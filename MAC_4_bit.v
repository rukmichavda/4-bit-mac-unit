==> flow/design.v <==
`timescale 1ns / 1ps
module MAC_4_bit(f,i,j,clk,rst);
    input [3:0]i,j;
    input clk,rst;
    output [8:0]f;
    wire [7:0]m,a;
    wire [8:0]t;
    wire ca1;
    wmul_4_bit multiply(m,i,j);
    csa_8_bit adder(a,ca1,m,t[7:0],t[8]);
    buf_9_bit accmulator(t,{ca1,a},clk,rst);
    assign f = t;
endmodule
module buf_9_bit(q,d,clk,rst);
    input [8:0]d;
    input clk,rst;
    output [8:0]q;
        d_ff buffer0(q[0],d[0],clk,rst);
        d_ff buffer1(q[1],d[1],clk,rst);
        d_ff buffer2(q[2],d[2],clk,rst);
        d_ff buffer3(q[3],d[3],clk,rst);
        d_ff buffer4(q[4],d[4],clk,rst);
        d_ff buffer5(q[5],d[5],clk,rst);   
        d_ff buffer6(q[6],d[6],clk,rst);
        d_ff buffer7(q[7],d[7],clk,rst);
        d_ff buffer8(q[8],d[8],clk,rst);
endmodule
module d_ff(q,d,clk,rst);
    input d,clk,rst;
    output reg q;
    always @(posedge clk or negedge rst)
    begin
        if(!rst)
            q <= 1'b0; 
        else 
            q <= d; 
    end
endmodule 
module csa_8_bit(sum,cout,a,b,cin);
    input [7:0]a,b;
    input cin;
    output [7:0]sum;
    output cout;
    wire [7:0]s,c;
    wire [6:0]t;
    full_adder adder0(s[0],c[0],a[0],b[0],cin);
    full_adder adder1(s[1],c[1],a[1],b[1],cin);
    full_adder adder2(s[2],c[2],a[2],b[2],cin);
    full_adder adder3(s[3],c[3],a[3],b[3],cin);
    full_adder adder4(s[4],c[4],a[4],b[4],cin);
    full_adder adder5(s[5],c[5],a[5],b[5],cin);
    full_adder adder6(s[6],c[6],a[6],b[6],cin);
    full_adder adder7(s[7],c[7],a[7],b[7],cin);
    assign sum[0] = s[0];
    half_adder adder8(sum[1],t[0],c[0],s[1]);
    full_adder adder9(sum[2],t[1],c[1],s[2],t[0]);
    full_adder adder10(sum[3],t[2],c[2],s[3],t[1]);
    full_adder adder11(sum[4],t[3],c[3],s[4],t[2]);
    full_adder adder12(sum[5],t[4],c[4],s[5],t[3]);
    full_adder adder13(sum[6],t[5],c[5],s[6],t[4]);
    full_adder adder14(sum[7],t[6],c[6],s[7],t[5]);
    half_adder adder15(cout, ,c[7],t[6]);
endmodule
module wmul_4_bit(c,a,b);
    input [3:0]a,b;
    output [7:0]c;
    reg p[3:0][3:0];
    wire s0,s1,s2,s3,s4,s5,s6,s7,s8,s9,s10,s11;
    wire c0,c1,c2,c3,c4,c5,c6,c7,c8,c9,c10,c11;
    integer i,j;
    always @ (a or b)
    begin
        for(i=0;i<=3;i=i+1)
            for(j=0;j<=3;j=j+1)
                p[j][i] <= a[j]&b[i];
     end 
     half_adder adder1(s0,c0,p[0][1],p[1][0]);
     full_adder adder2(s1,c1,p[0][2],p[1][1],p[2][0]);
     full_adder adder3(s2,c2,p[0][3],p[1][2],p[2][1]);
     half_adder adder4(s3,c3,p[1][3],p[2][2]);
     half_adder adder5(s4,c4,s1,c0);
     full_adder adder6(s5,c5,s2,c1,p[3][0]);
     full_adder adder7(s6,c6,s3,c2,p[3][1]);
     full_adder adder8(s7,c7,p[2][3],c3,p[3][2]);
     half_adder adder9(s8,c8,s5,c4);
     full_adder adder10(s9,c9,s6,c5,c8);
     full_adder adder11(s10,c10,s7,c6,c9);
     full_adder adder12(s11,c11,p[3][3],c7,c10);
     assign c[0] = p[0][0];
     assign c[1] = s0;
     assign c[2] = s4;
     assign c[3] = s8;
     assign c[4] = s9;
     assign c[5] = s10;
     assign c[6] = s11;
     assign c[7] = c11;
endmodule
module full_adder(sum,carry,a,b,c);
    output sum,carry;
    input a,b,c;
    wire w1,w2,w3;
    half_adder adder1(w1,w2,a,b);
    half_adder adder2(sum,w3,w1,c);
    or(carry,w2,w3);
endmodule
module half_adder(sum,carry,a,b);
    output sum,carry;
    input a,b;
    xor(sum,a,b);
    and(carry,a,b);
endmodule
== Reports on MAC_4_bit ==
What the tools print for MAC_4_bit, step after step.
Lines are those of the file above, counted from 1.
Operators: Yosys type, input widths -> output width; for muxes data width and select width s.
Cell names lack the library's common part.
Not given: n/a
Set-up
  design top: MAC_4_bit
  clock port: clk
  library: sky130hd
  timing corner: tt_025C_1v80

== Elaborated design ==
Source: Yosys, flattened and elaborated. Widths are those after wreduce; folded enables and synchronous resets count as part of the registers. Registers that Yosys merges into a memory's read port (data or address) are not register bits. Print and check cells do not count. Equal cells are merged and count once.
Bit counts
  flip-flop bits (word level): 9
  cells after elaboration: 146
  output and inout bits: 9
Operators by class
  bitwise gates (word level): 137
Operators with widths (count)
  $and 1x1->1: 65
  $xor 1x1->1: 50
  $or 1x1->1: 22

== Logic depth ==
Depth = most cells in a row (Yosys ltp): at word level without a register or memory, in the mapped netlist without a sequential cell, where the memories' decode and read muxes count.
Logic depth
  depth in word-level cells: 21
  ABC_AREA: 0
  mapped depth: 15

== Netlist ==
Yosys stat after the flow's synthesis: flattened, memories mapped to cells. It holds for the ABC_AREA given above (unset counts as 0); a run with the other value may have another netlist.
Mapped netlist
  cell count: 94
  sequential area: 0.0002252 mm²
  mapped flip-flops: 9
  chip area (Yosys): 0.0010122 mm²
  buffers: 9
Cells by type
  fa_1: count 22, total area 440.422 µm²
  dfrtp_1: count 9, total area 225.216 µm²
  inv_1: count 32, total area 120.115 µm²
  and2_1: count 11, total area 68.816 µm²
  buf_4: count 9, total area 67.565 µm²
  ha_1: count 5, total area 62.56 µm²
  nand2_1: count 5, total area 18.768 µm²
  xnor2_1: count 1, total area 8.758 µm²
The figures by module come from a second, unflattened synthesis with its own total; it is not the netlist above.
Second synthesis, totals
  cell total of the unflattened synthesis: 106
  area (unflattened synthesis): 0.0011561 mm²
Rows give one instance, submodules left out.
By module
  half_adder: times used 50, area 0.0000125 mm², cells 1
  d_ff: times used 9, area 0.000025 mm², cells 1
  wmul_4_bit: times used 1, area 0.0001602 mm², cells 24
  full_adder: times used 22, area 0.0000063 mm², cells 1
  csa_8_bit: times used 1, area 0.0000075 mm², cells 1
  MAC_4_bit: times used 1, area 0 mm², cells 0
  buf_9_bit: times used 1, area 0 mm², cells 0

== Path before layout ==
OpenSTA on the mapped netlist: ideal clock, no wires. The path of least setup slack (recovery checks aside). Input and output delay are each 20% of the period. Register names are those of the netlist, which keeps one name where synthesis merged equal registers.
Path after synthesis
  path type: input to register
  from: in j[3]
  to: reg accmulator.buffer8.q
  path delay: 4.162 ns
  data required time: 8.887 ns
  input delay: 1.802 ns
  clock period: 9.01 ns
  setup time: 0.123 ns
  data arrival time: 5.841 ns
  slack: 3.047 ns
  stages: 14
  period reached after synthesis: 5.963 ns
"path delay" is the arrival time less input delay plus setup time.
"stages": output pins that drive a net of the path, with the launching flip-flop's if there is one; two outputs of one cell count as two.
"period reached after synthesis" is the clock period less the worst setup slack; recovery checks do not enter. This is arithmetic on one report: input and output delays are still those of the set period (20% each).
Between the ends stands the longest chain of elaborated cells between them, by number of cells; it is not shown to be the way that was timed. Of several equally long chains one is given.
Each line given opens the expression or statement behind the cell; cells for indexed reads and writes are added by Yosys, which also makes memories of some case tables.
On the way, after synthesis
  path through: nand2_1 -> fa_1 -> fa_1 -> inv_1 -> ha_1 -> inv_1 -> fa_1 -> inv_1 -> fa_1 -> fa_1 -> fa_1 -> fa_1 -> fa_1 -> xnor2_1
  cells in the longest elaborated chain: 20
  elaborated cells between the ends (all ways): 89
  source lines of those cells: 4
  those cells by class: 89 x logic
RTL lines, path after synthesis
  start, declared: RTL line 3  | input [3:0]i,j;
  $and 1x1->1: RTL line 75  | p[j][i] <= a[j]&b[i];
  $xor 1x1->1: RTL line 109  | xor(sum,a,b);
  $and 1x1->1: RTL line 110  | and(carry,a,b);
  $or 1x1->1: RTL line 104  | or(carry,w2,w3);
  $xor 1x1->1 x3: RTL line 109
  $and 1x1->1: RTL line 110
  $or 1x1->1: RTL line 104
  $and 1x1->1: RTL line 110
  $or 1x1->1: RTL line 104
  $xor 1x1->1 x4: RTL line 109
  $and 1x1->1: RTL line 110
  $or 1x1->1: RTL line 104
  $and 1x1->1: RTL line 110
  $or 1x1->1: RTL line 104
  $xor 1x1->1: RTL line 109
  end, assigned: RTL line 34  | q <= 1'b0;
  end, assigned: RTL line 36  | q <= d;
  end, declared: RTL line 30  | output reg q;

== Path in the finished layout ==
Path of least setup slack in the final report of flow run A (OpenROAD, finished layout, wires in). Where an end is a register, its clock arrival counts in the times.
Path post-layout
  path type: input to register
  from: in j[3]
  to: reg accmulator.buffer8.q
  data arrival time: 5.94 ns
  slack: 0.55 ns
  setup time: 0.11 ns
  clock period: 6.35 ns
  data required time: 6.49 ns
  stages: 15
  input delay: 1.27 ns
Between the ends stands the longest chain of elaborated cells between them, by number of cells; it is not shown to be the way that was timed. Of several equally long chains one is given.
On the way, post-layout
  path through: clkdlybuf4s50_1 -> nand2_1 -> fa_1 -> fa_1 -> inv_1 -> ha_1 -> inv_1 -> fa_1 -> inv_1 -> fa_1 -> fa_1 -> fa_1 -> fa_1 -> fa_1 -> xnor2_1
  cells in the longest elaborated chain: 20
  elaborated cells between the ends (all ways): 89
  source lines of those cells: 4
  those cells by class: 89 x logic
RTL lines, path post-layout
  start, declared: RTL line 3  | input [3:0]i,j;
  $and 1x1->1: RTL line 75  | p[j][i] <= a[j]&b[i];
  $xor 1x1->1: RTL line 109  | xor(sum,a,b);
  $and 1x1->1: RTL line 110  | and(carry,a,b);
  $or 1x1->1: RTL line 104  | or(carry,w2,w3);
  $xor 1x1->1 x3: RTL line 109
  $and 1x1->1: RTL line 110
  $or 1x1->1: RTL line 104
  $and 1x1->1: RTL line 110
  $or 1x1->1: RTL line 104
  $xor 1x1->1 x4: RTL line 109
  $and 1x1->1: RTL line 110
  $or 1x1->1: RTL line 104
  $and 1x1->1: RTL line 110
  $or 1x1->1: RTL line 104
  $xor 1x1->1: RTL line 109
  end, assigned: RTL line 34  | q <= 1'b0;
  end, assigned: RTL line 36  | q <= d;
  end, declared: RTL line 30  | output reg q;

Record of 2 stored runs of the RTL-to-layout flow on MAC_4_bit, platform sky130hd. The runs are unordered. Constraints: input delay and output delay 20% of the set period each, output load 0.01 pF.
"power" is the tool's figure for a default switching activity; nothing was simulated.

Flow run A
==> flow/run.sh <==
#!/bin/bash
# the make line also repeats the synthesis and layout settings of config.mk as NAME=value (left out here)
make -C /OpenROAD-flow-scripts/flow DESIGN_CONFIG=/design/flow/config.mk WORK_HOME=/design/flow/orfs CLKGATE_MAP_FILE= finish
==> flow/config.mk <==
export PLATFORM = sky130hd
export DESIGN_NAME = MAC_4_bit
export DESIGN_NICKNAME = MAC_4_bit
export VERILOG_FILES = /design/flow/design.v
export SDC_FILE = /design/flow/constraint.sdc
export NUM_CORES = 4
export LEC_CHECK = 0
export CAP_MARGIN = 25
export CORE_ASPECT_RATIO = 0.95
export CORE_MARGIN = 2
export CORE_UTILIZATION = 38
export CTS_CLUSTER_SIZE = 30
export PLACE_DENSITY_LB_ADDON = 0.05
export SETUP_SLACK_MARGIN = -0.3
export SLEW_MARGIN = 20
export TNS_END_PERCENT = 80
==> flow/constraint.sdc <==
create_clock -name core_clock -period 6.35 [get_ports {clk}]
set_input_delay 1.2700 -clock core_clock [delete_from_list [all_inputs] [get_ports {clk}]]
set_output_delay 1.2700 -clock core_clock [all_outputs]
set_load 0.01 [all_outputs]

==> results of flow run A <==
chip area after synthesis (Yosys): 0.0010122 mm²
die area: 0.0030927 mm²
utilization: 46.3%
worst setup slack after layout: 0.554 ns
total negative slack: 0.000 ns
worst hold slack: 0.564 ns
power: 0.5475 mW

Flow run B
==> flow/run.sh <==
#!/bin/bash
# the make line also repeats the synthesis and layout settings of config.mk as NAME=value (left out here)
make -C /OpenROAD-flow-scripts/flow DESIGN_CONFIG=/design/flow/config.mk WORK_HOME=/design/flow/orfs CLKGATE_MAP_FILE= finish
==> flow/config.mk <==
export PLATFORM = sky130hd
export DESIGN_NAME = MAC_4_bit
export DESIGN_NICKNAME = MAC_4_bit
export VERILOG_FILES = /design/flow/design.v
export SDC_FILE = /design/flow/constraint.sdc
export NUM_CORES = 4
export LEC_CHECK = 0
export CAP_MARGIN = 20
export CORE_MARGIN = 2
export CORE_UTILIZATION = 71
export SLEW_MARGIN = 20
==> flow/constraint.sdc <==
create_clock -name core_clock -period 6.25 [get_ports {clk}]
set_input_delay 1.2500 -clock core_clock [delete_from_list [all_inputs] [get_ports {clk}]]
set_output_delay 1.2500 -clock core_clock [all_outputs]
set_load 0.01 [all_outputs]

==> results of flow run B <==
chip area after synthesis (Yosys): 0.0010122 mm²
die area: 0.0017435 mm²
utilization: 88.8%
worst setup slack after layout: 0.411 ns
total negative slack: 0.000 ns
worst hold slack: 0.565 ns
power: 0.5954 mW
